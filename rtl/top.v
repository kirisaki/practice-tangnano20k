==> flow/design.v <==
module edge_det #(
  parameter integer CLK_HZ     = 27_000_000,
  parameter integer STARTUP_MS = 100,
  parameter         ACTIVE_LOW = 1'b1
)(
  input  wire clk,
  input  wire btn_in,
  output reg  level = 1'b0,
  output reg  press = 1'b0,
  output reg  rel = 1'b0
);
  wire in_norm = ACTIVE_LOW ? ~btn_in : btn_in;
  reg s0=1'b0, s1=1'b0;
  always @(posedge clk) begin s0 <= in_norm; s1 <= s0; end
  localparam integer LIM = (CLK_HZ/1000)*STARTUP_MS;
  localparam integer W   = (LIM<=1)?1:$clog2(LIM);
  reg [W-1:0] por_cnt = {W{1'b0}};
  wire armed = (por_cnt == LIM-1);
  always @(posedge clk) if (!armed) por_cnt <= por_cnt + 1'b1;
  reg prev = 1'b0;
  always @(posedge clk) begin
    press   <= 1'b0;
    rel <= 1'b0;
    if (!armed) begin
      level <= s1;
      prev  <= s1;
    end else begin
      level <= s1;
      if (s1 & ~prev) press   <= 1'b1;
      if (~s1 & prev) rel <= 1'b1;
      prev <= s1;
    end
  end
endmodule
module top (
    input wire clk,
    input wire rx,
    input wire btn1,
    input wire btn2,
    output wire tx,
    output wire [5:0] led
);
  wire b1_lv, b2_lv, b1_pr, b1_rl, b2_pr, b2_rl;
  edge_det #(
      .CLK_HZ(27_000_000),
      .STARTUP_MS(100),
      .ACTIVE_LOW(1)
  ) u_ed1 (
      .clk(clk),
      .btn_in(btn1),
      .level(b1_lv),
      .press(b1_pr),
      .rel(b1_rl)
  );
  edge_det #(
      .CLK_HZ(27_000_000),
      .STARTUP_MS(100),
      .ACTIVE_LOW(1)
  ) u_ed2 (
      .clk(clk),
      .btn_in(btn2),
      .level(b2_lv),
      .press(b2_pr),
      .rel(b2_rl)
  );
  wire b1_uart, b2_uart;
  uart_keypad #(
      .CLOCK_FREQUENCY(32'd27_000_000),
      .BAUD_RATE(32'd115200)
  ) u_kp (
      .clk(clk),
      .rst(1'b0),
      .rx(rx),
      .up_pulse(b1_uart),
      .down_pulse(b2_uart)
  );
  wire b1 = b1_pr | b1_uart;
  wire b2 = b2_pr | b2_uart;
  reg [5:0] cnt = 6'd0;
  wire [6:0] next_cnt_calc = b1 ? (cnt + 1) : b2 ? (cnt - 1) : cnt;
  wire [5:0] next_cnt = next_cnt_calc[5:0];
  wire press_any = b1 | b2;
  localparam integer MSG_LEN = 9;
  reg  [7:0] msg            [0:MSG_LEN-1];
  reg  [5:0] cnt_latched;
  reg  [3:0] idx = 4'd0;
  reg        busy = 1'b0;
  reg        pending = 1'b0;
  reg  [7:0] din = 8'h00;
  reg        empty = 1'b1;
  wire       re;
  wire       uart_dout;
  assign tx = uart_dout;
  reg  re_q = 1'b0;
  wire re_p = re & ~re_q;
  reg  deassert_empty = 1'b0;
  reg  schedule_next = 1'b0;
  always @(posedge clk) begin
    re_q <= re;
    if (press_any) begin
      cnt <= next_cnt;
      if (!busy) begin
        busy           <= 1'b1;
        pending        <= 1'b0;
        idx            <= 4'd0;
        cnt_latched    <= next_cnt;
        msg[0]         <= "C";
        msg[1]         <= "N";
        msg[2]         <= "T";
        msg[3]         <= ":";
        msg[4]         <= " ";
        msg[5]         <= "0" + (next_cnt / 10);
        msg[6]         <= "0" + (next_cnt % 10);
        msg[7]         <= "\r";
        msg[8]         <= "\n";
        din            <= msg[0];
        empty          <= 1'b0;
        deassert_empty <= 1'b0;
        schedule_next  <= 1'b0;
      end else begin
        pending <= 1'b1;
      end
    end else if (busy) begin
      if (re_p) begin
        deassert_empty <= 1'b1;
      end else if (deassert_empty) begin
        deassert_empty <= 1'b0;
        empty <= 1'b1;
        if (idx == MSG_LEN - 1) begin
          if (pending) begin
            pending       <= 1'b0;
            idx           <= 4'd0;
            cnt_latched   <= cnt;
            msg[0]        <= "C";
            msg[1]        <= "N";
            msg[2]        <= "T";
            msg[3]        <= ":";
            msg[4]        <= " ";
            msg[5]        <= "0" + (cnt / 10);
            msg[6]        <= "0" + (cnt % 10);
            msg[7]        <= "\r";
            msg[8]        <= "\n";
            din           <= msg[0];
            schedule_next <= 1'b1;
          end else begin
            busy <= 1'b0;
          end
        end else begin
          idx <= idx + 1'b1;
          din <= msg[idx+1'b1];
          schedule_next <= 1'b1;
        end
      end else if (schedule_next) begin
        schedule_next <= 1'b0;
        empty <= 1'b0;
      end
    end else begin
      empty <= 1'b1;
      deassert_empty <= 1'b0;
      schedule_next <= 1'b0;
    end
  end
  assign led = ~cnt;
  uart_tx #(
      .CLOCK_FREQUENCY(32'd27_000_000),
      .BAUD_RATE(32'd115200),
      .WORD_WIDTH(32'd8)
  ) U_TX (
      .clk  (clk),
      .rst  (1'b0),
      .din  (din),
      .empty(empty),
      .re   (re),
      .dout (uart_dout)
  );
endmodule
module uart_keypad #(
    parameter [31:0] CLOCK_FREQUENCY = 32'd100_000_000,
    parameter [31:0] BAUD_RATE       = 32'd115200,
    parameter [ 7:0] KEY_UP1         = 8'h75,
    parameter [ 7:0] KEY_UP2         = 8'h55,
    parameter [ 7:0] KEY_DOWN1       = 8'h64,
    parameter [ 7:0] KEY_DOWN2       = 8'h44
) (
    input  clk,
    input  rst,
    input  rx,
    output up_pulse,
    output down_pulse
);
  wire [7:0] rx_data;
  wire       rx_we;
  uart_rx #(
      .CLOCK_FREQUENCY(CLOCK_FREQUENCY),
      .BAUD_RATE(BAUD_RATE),
      .WORD_WIDTH(32'd8)
  ) u_rx (
      .clk (clk),
      .rst (rst),
      .din (rx),
      .dout(rx_data),
      .full(1'b0),
      .we  (rx_we)
  );
  assign up_pulse   = rx_we & ((rx_data == KEY_UP1) | (rx_data == KEY_UP2));
  assign down_pulse = rx_we & ((rx_data == KEY_DOWN1) | (rx_data == KEY_DOWN2));
endmodule
module uart_rx #(
    parameter [31:0] CLOCK_FREQUENCY = 32'd100_000_000,
    parameter [31:0] BAUD_RATE       = 32'd115200,
    parameter [31:0] WORD_WIDTH      = 32'd8
) (
    input                   clk,
    input                   rst,
    input                   din,
    output [WORD_WIDTH-1:0] dout,
    input                   full,
    output                  we
);
  localparam integer OS = 16;
  reg rx_meta = 1'b1, rx_sync = 1'b1;
  always @(posedge clk) begin
    rx_meta <= din;
    rx_sync <= rx_meta;
  end
  reg [47:0] acc = 48'd0;
  wire [47:0] inc = BAUD_RATE * OS;
  wire [47:0] modv = CLOCK_FREQUENCY;
  wire os_tick = (acc >= modv);
  always @(posedge clk) begin
    if (rst) acc <= 48'd0;
    else begin
      acc <= acc + inc;
      if (os_tick) acc <= acc + inc - modv;
    end
  end
  localparam S_IDLE = 2'd0;
  localparam S_START = 2'd1;
  localparam S_DATA = 2'd2;
  localparam S_STOP = 2'd3;
  reg [1:0] state = S_IDLE;
  reg [3:0] os_cnt = 4'd0;
  reg [3:0] bit_cnt = 4'd0;
  reg [WORD_WIDTH-1:0] shift = {WORD_WIDTH{1'b0}};
  reg we_r = 1'b0;
  assign dout = shift;
  assign we   = we_r;
  always @(posedge clk) begin
    we_r <= 1'b0;
    if (rst) begin
      state   <= S_IDLE;
      os_cnt  <= 4'd0;
      bit_cnt <= 4'd0;
    end else if (os_tick) begin
      case (state)
        S_IDLE: begin
          if (~rx_sync) begin
            state  <= S_START;
            os_cnt <= 4'd0;
          end
        end
        S_START: begin
          os_cnt <= os_cnt + 4'd1;
          if (os_cnt == (OS / 2 - 1)) begin
            if (~rx_sync) begin
              state   <= S_DATA;
              os_cnt  <= 4'd0;
              bit_cnt <= 4'd0;
            end else begin
              state <= S_IDLE;
            end
          end
        end
        S_DATA: begin
          os_cnt <= os_cnt + 4'd1;
          if (os_cnt == (OS - 1)) begin
            os_cnt  <= 4'd0;
            shift   <= {rx_sync, shift[WORD_WIDTH-1:1]};
            bit_cnt <= bit_cnt + 4'd1;
            if (bit_cnt == (WORD_WIDTH - 1)) state <= S_STOP;
          end
        end
        S_STOP: begin
          os_cnt <= os_cnt + 4'd1;
          if (os_cnt == (OS - 1)) begin
            os_cnt <= 4'd0;
            if (rx_sync && ~full) we_r <= 1'b1;
            state <= S_IDLE;
          end
        end
      endcase
    end
  end
endmodule
module uart_tx #(
    parameter [31:0] CLOCK_FREQUENCY = 32'd100_000_000,
    parameter [31:0] BAUD_RATE       = 32'd115200,
    parameter [31:0] WORD_WIDTH      = 32'd8
) (
    input                   clk,
    input                   rst,
    input  [WORD_WIDTH-1:0] din,
    input                   empty,
    output                  re,
    output                  dout
);
  localparam [31:0] CLOCKS_PER_BIT = CLOCK_FREQUENCY / BAUD_RATE;
  localparam [1:0]
    STATE_WAIT               = 2'h0,
    STATE_ASSERT_READ_ENABLE = 2'h1,
    STATE_READ_WORD          = 2'h2,
    STATE_TRANSMIT_BITS      = 2'h3;
  reg  [           1:0] state;
  reg  [WORD_WIDTH+1:0] data;
  reg  [          31:0] clock_counts;
  wire                  full_clock_counts;
  assign re   = (state == STATE_ASSERT_READ_ENABLE);
  assign dout = (state == STATE_TRANSMIT_BITS) ? data[0] : 1'b1;
  always @(posedge clk) begin
    if (rst) state <= STATE_WAIT;
    else begin
      case (state)
        STATE_WAIT: state <= (~empty) ? STATE_ASSERT_READ_ENABLE : state;
        STATE_ASSERT_READ_ENABLE: state <= STATE_READ_WORD;
        STATE_READ_WORD: state <= STATE_TRANSMIT_BITS;
        STATE_TRANSMIT_BITS:
        state <= (full_clock_counts && (data == {{WORD_WIDTH{1'b0}}, 1'b1})) ? STATE_WAIT : state;
        default: state <= STATE_WAIT;
      endcase
    end
  end
  always @(posedge clk) begin
    if (rst) data <= {WORD_WIDTH + 1{1'b1}};
    else begin
      case (state)
        STATE_READ_WORD:     data <= {1'b1, din, 1'b0};
        STATE_TRANSMIT_BITS: data <= full_clock_counts ? {1'b0, data[WORD_WIDTH+1:1]} : data;
        default:             data <= {WORD_WIDTH + 1{1'b1}};
      endcase
    end
  end
  always @(posedge clk) begin
    if (rst) clock_counts <= 32'h0;
    else begin
      case (state)
        STATE_TRANSMIT_BITS: clock_counts <= full_clock_counts ? 32'h0 : (clock_counts + 32'h1);
        default:             clock_counts <= 32'h0;
      endcase
    end
  end
  assign full_clock_counts = (clock_counts == (CLOCKS_PER_BIT - 1));
endmodule
### Step by step through the tools: top

What the tools print for top, step after step.
Lines are those of the file above, counted from 1.
Library cell names are shortened.
The mark - stands for no value.

* top module: top
* clock port: clk
* cell library: sky130hd
* timing corner: tt_025C_1v80

### Word-level counts

Source: Yosys, flattened and elaborated. Widths are those after wreduce. Registers that Yosys merges into a memory's read port (data or address) are not register bits. Print and check cells do not count. Equal cells are merged and count once.

* clocked read ports x word width: 0
* cells after elaboration: 271
* bits in read-only memories: 0
* RAM bits: 0
* flip-flop bits (word level): 261
* input bits: 4
* memory cells: 0
* bits in latches: 0
* output and inout port bits: 7

* equality and inequality tests: 41
* bitwise operators: 17
* shifts and indexed selects: 0
* magnitude comparators: 1
* multiplexer cells: 131
* reduce/logical cells: 24
* div/mod/pow operators: 4
* multipliers: 0
* add/sub/neg operators: 14

Operator list (count)
* 8-bit 2-to-1 mux: 70
* 6-bit by 4-bit divider with 32-bit output (second input constant): 2
* 6-bit by 4-bit remainder unit with 32-bit output (second input constant): 2
* 8-bit parallel mux with 9-bit select: 1
* 4-bit 2-to-1 mux: 13
* 48-bit by 21-bit adder with 48-bit output (second input constant): 1
* 48-bit by 25-bit subtractor with 48-bit output (second input constant): 1
* 48-bit by 25-bit greater-or-equal comparator with 1-bit output (second input constant): 1
* 48-bit 2-to-1 mux: 1
* 22-bit by 1-bit adder with 22-bit output (second input constant): 2
* 22-bit == test (second input constant): 2
* 32-bit by 1-bit adder with 32-bit output (second input constant): 1
* 32-bit by 8-bit == test with 1-bit output (second input constant): 1
* 6-bit by 8-bit adder with 8-bit output (first input constant): 4
* 8-bit by 7-bit == test with 1-bit output (second input constant): 4
* 1-bit 2-to-1 mux: 30
* 4-bit by 3-bit == test with 1-bit output (second input constant): 6
* 2-bit inequality test (second input constant): 11
* 10-bit parallel mux with 2-bit select: 1
* 2-bit parallel mux with 4-bit select: 2
* 2-bit 2-to-1 mux: 8
* 3-bit AND reduction: 5
* 4-bit by 1-bit adder with 4-bit output (second input constant): 3
* 4-bit == test (second input constant): 3
* 4-bit parallel mux with 3-bit select: 1
* 6-bit 2-to-1 mux: 2
* 10-bit by 1-bit == test with 1-bit output (second input constant): 1
* 2-bit nonzero test: 5

Not listed: further kinds 27, cells in them 48.

### Longest topological paths

Depth = most cells in a row (Yosys ltp): at word level without a register or memory, in the mapped netlist without a sequential cell, where the memories' decode and read muxes count.

* depth after elaboration: 10
* ABC_AREA: 0
* depth in mapped cells: 24
* gate-level depth less buffers: 22

### After synthesis

Yosys stat after the flow's synthesis: flattened, memories mapped to cells. It holds for the ABC_AREA given above (unset counts as 0); a run with the other value may have another netlist.
The area totals of this step are shown rounded.

Cell types
* edfxtp_1: count 114, area in all 3.42E+03 um^2
* dfxtp_1: count 80, area in all 1.6E+03 um^2
* xnor2_1: count 88, area in all 770.739 um^2
* xor2_1: count 59, area in all 516.746 um^2
* nor2_1: count 125, area in all 469.2 um^2
* ha_1: count 28, area in all 350.336 um^2
* nand2_1: count 88, area in all 330.317 um^2
* nand3_1: count 65, area in all 325.312 um^2
* o21ai_0: count 43, area in all 215.206 um^2
* a21oi_1: count 35, area in all 175.168 um^2
* nor3_1: count 35, area in all 175.168 um^2
* nand4_1: count 26, area in all 162.656 um^2
* inv_1: count 41, area in all 153.898 um^2
* clkbuf_1: count 33, area in all 123.869 um^2
* nor4_1: count 16, area in all 100.096 um^2
* and3_1: count 15, area in all 93.84 um^2
* nor2b_1: count 15, area in all 93.84 um^2
* nand2b_1: count 14, area in all 87.584 um^2

Not listed: further types 61, cells in them 147.

* cell area after synthesis: 10500 um^2
* flip-flop cells: 194
* buffers: 39
* sequential area: 5020 um^2
* standard cells after synthesis: 1067

By module: a second synthesis without flattening, with its own total; a netlist apart from the flattened one above.

* cells (unflattened synthesis): 1198
* area total of the unflattened synthesis: 11300 um^2

Each row is one instance without its submodules.

Modules
* uart_rx: seq. area 1340 um^2, instances 1, area 4040 um^2, cells 483
* top: seq. area 1030 um^2, instances 1, area 2650 um^2, cells 284
* edge_det: seq. area 761 um^2, instances 2, area 1200 um^2, cells 91
* uart_tx: seq. area 921 um^2, instances 1, area 2150 um^2, cells 243
* uart_keypad: seq. area 0.0 um^2, instances 1, area 42.5 um^2, cells 6

### Path before layout

Path of least setup slack by OpenSTA after synthesis, without wires, with an ideal clock, recovery checks aside; 20% of the period is set as input and as output delay. Where synthesis merged equal registers, the netlist keeps one of their names.

* path type: reg-to-reg
* from: register u_kp.u_rx.shift[3]
* to: register msg[6][6]
* driving pins on the path: 23
* buffers on the path: 2
* clock period: 5.07 ns
* time at the first pin: 0.000 ns
* arrival: 4.520 ns
* required time: 4.812 ns
* library setup time: 0.258 ns
* path slack: 0.292 ns
* path delay: 4.778 ns
* synthesis period reached: 4.778 ns

"path delay" = arrival - input delay + setup time.
"driving pins on the path" counts driving pins, that of a launching flip-flop among them; a cell with two outputs on the path counts twice.
"synthesis period reached" is the clock period less the worst setup slack; recovery checks do not enter. This is arithmetic on one report: input and output delays are still those of the set period (20% each).
The rows between start and end are the longest chain of elaborated cells between them; the timing report does not say that the signal goes this way. Where chains are equally long, one stands for them.
Each line given opens the expression or statement behind the cell; cells for indexed reads and writes are added by Yosys, which also makes memories of some case tables.
Ways into the end's enable are left out, as the timed path ends at the data pin.

* cells stage by stage: edfxtp_1 nand4bb_4 or4_4 and2_4 o211a_1 a2111oi_4 buf_6 nor3_1 a21oi_1 ha_1 o211a_1 o21ai_0 o32a_2 and2_4 buf_6 xnor2_4 a21o_2 nand4b_4 o211ai_1 xnor2_1 ha_1 xnor2_1 xnor2_1
* cells in the longest elaborated chain: 10
* elaborated cells between the ends (all ways): 17
* RTL lines with such cells: 9
* classes of those cells: add/sub: 1; div: 1; eq/ne: 4; mux: 4; logic: 7

Ends and longest elaborated chain, after synthesis
* start: declaration: RTL line 244 `reg [WORD_WIDTH-1:0] shift = {WORD_WIDTH{1'b0}};`
* start: assignment: RTL line 278 `shift   <= {rx_sync, shift[WORD_WIDTH-1:1]};`
* 8-bit by 7-bit == test with 1-bit output: RTL line 206 `assign down_pulse = rx_we & ((rx_data == KEY_DOWN1) | (rx_data == KEY_DOWN2));`
* 1-bit bitwise OR: RTL line 206
* 1-bit AND: RTL line 206
* 1-bit bitwise OR: RTL line 78 `wire b2 = b2_pr | b2_uart;`
* 6-bit 2-to-1 mux x2: RTL line 80 `wire [6:0] next_cnt_calc = b1 ? (cnt + 1) : b2 ? (cnt - 1) : cnt;`
* 6-bit by 4-bit remainder unit with 32-bit output: RTL line 113 `msg[6]         <= "0" + (next_cnt % 10);`
* 6-bit by 8-bit adder with 8-bit output: RTL line 113
* 8-bit 2-to-1 mux: RTL line 102 `if (!busy) begin`
* 8-bit 2-to-1 mux: RTL line 100 `if (press_any) begin`
* end: assignment: RTL line 113
* end: assignment: RTL line 140 `msg[6]        <= "0" + (cnt % 10);`
* end: declaration: RTL line 84 `reg  [7:0] msg            [0:MSG_LEN-1];`

### Path in the finished layout

From the final timing report of job 2: the path of least setup slack in the routed layout; clock arrival at registers is part of the times.

* path type: reg-to-reg
* from: register u_kp.u_rx.shift[1]
* to: register msg[6][6]
* path slack: -1.71 ns
* driving pins on the path: 21
* buffers on the path: 2
* library setup time: 0.24 ns
* time at the first pin: 0.42 ns
* clock period: 2.98 ns
* arrival: 4.87 ns
* required time: 3.16 ns

The rows between start and end are the longest chain of elaborated cells between them; the timing report does not say that the signal goes this way. Where chains are equally long, one stands for them.
Ways into the end's enable are left out, as the timed path ends at the data pin.

* cells stage by stage: edfxtp_1 nand4bb_4 or4_4 and2_4 o211a_1 a2111oi_4 buf_4 inv_4 ha_4 and4b_1 o32a_4 and2_4 buf_8 xnor2_4 ha_2 nor2b_1 o211ai_1 xnor2_1 ha_2 xnor2_2 xnor2_1
* cells in the longest elaborated chain: 10
* elaborated cells between the ends (all ways): 17
* RTL lines with such cells: 9
* classes of those cells: add/sub: 1; div: 1; eq/ne: 4; mux: 4; logic: 7

Ends and longest elaborated chain, after layout
* start: declaration: RTL line 244 `reg [WORD_WIDTH-1:0] shift = {WORD_WIDTH{1'b0}};`
* start: assignment: RTL line 278 `shift   <= {rx_sync, shift[WORD_WIDTH-1:1]};`
* 8-bit by 7-bit == test with 1-bit output: RTL line 206 `assign down_pulse = rx_we & ((rx_data == KEY_DOWN1) | (rx_data == KEY_DOWN2));`
* 1-bit bitwise OR: RTL line 206
* 1-bit AND: RTL line 206
* 1-bit bitwise OR: RTL line 78 `wire b2 = b2_pr | b2_uart;`
* 6-bit 2-to-1 mux x2: RTL line 80 `wire [6:0] next_cnt_calc = b1 ? (cnt + 1) : b2 ? (cnt - 1) : cnt;`
* 6-bit by 4-bit remainder unit with 32-bit output: RTL line 113 `msg[6]         <= "0" + (next_cnt % 10);`
* 6-bit by 8-bit adder with 8-bit output: RTL line 113
* 8-bit 2-to-1 mux: RTL line 102 `if (!busy) begin`
* 8-bit 2-to-1 mux: RTL line 100 `if (press_any) begin`
* end: assignment: RTL line 113
* end: assignment: RTL line 140 `msg[6]        <= "0" + (cnt % 10);`
* end: declaration: RTL line 84 `reg  [7:0] msg            [0:MSG_LEN-1];`

Ticket comment

Module top, platform sky130hd: 2 stored runs of the flow (Yosys, OpenROAD) with differing settings, in no particular order. Input and output delays are each 20% of the period that was set; the output load is 0.01 pF.
"power consumption" rests on the timing tool's default activity at the inputs, not on a simulated workload.
The measured numbers are rounded.

### Job 1

Settings: `period_ns=2.98`, `CORE_UTILIZATION=68`, `SETUP_SLACK_MARGIN=0.79`, `PLACE_DENSITY_LB_ADDON=0.11`, `CORE_MARGIN=10`, `CELL_PAD_IN_SITES_DETAIL_PLACEMENT=0`, `CAP_MARGIN=30`, `MIN_ROUTING_LAYER=met2`, `SLEW_MARGIN=20`

No final report: routing broke off with GRT-0232.

### Job 2

Settings: `period_ns=2.98`, `CORE_UTILIZATION=15`, `SETUP_SLACK_MARGIN=0.47`, `PLACE_DENSITY=0.75`, `TNS_END_PERCENT=50`, `GPL_TIMING_DRIVEN=0`, `CTS_CLUSTER_SIZE=84`, `CTS_CLUSTER_DIAMETER=314`, `SLEW_MARGIN=5`, `MAX_ROUTING_LAYER=met4`, `CAP_MARGIN=20`, `CORE_MARGIN=2`

- Post-synthesis cell area: 10500 um^2
- Power consumption: 7.07 mW
- Worst hold slack in the final report: 0.330 ns
- Overall die area: 71800 um^2
- Final setup TNS: -12.6 ns
- Worst slack on setup checks: -1.71 ns
- Utilization after layout: 20.9%
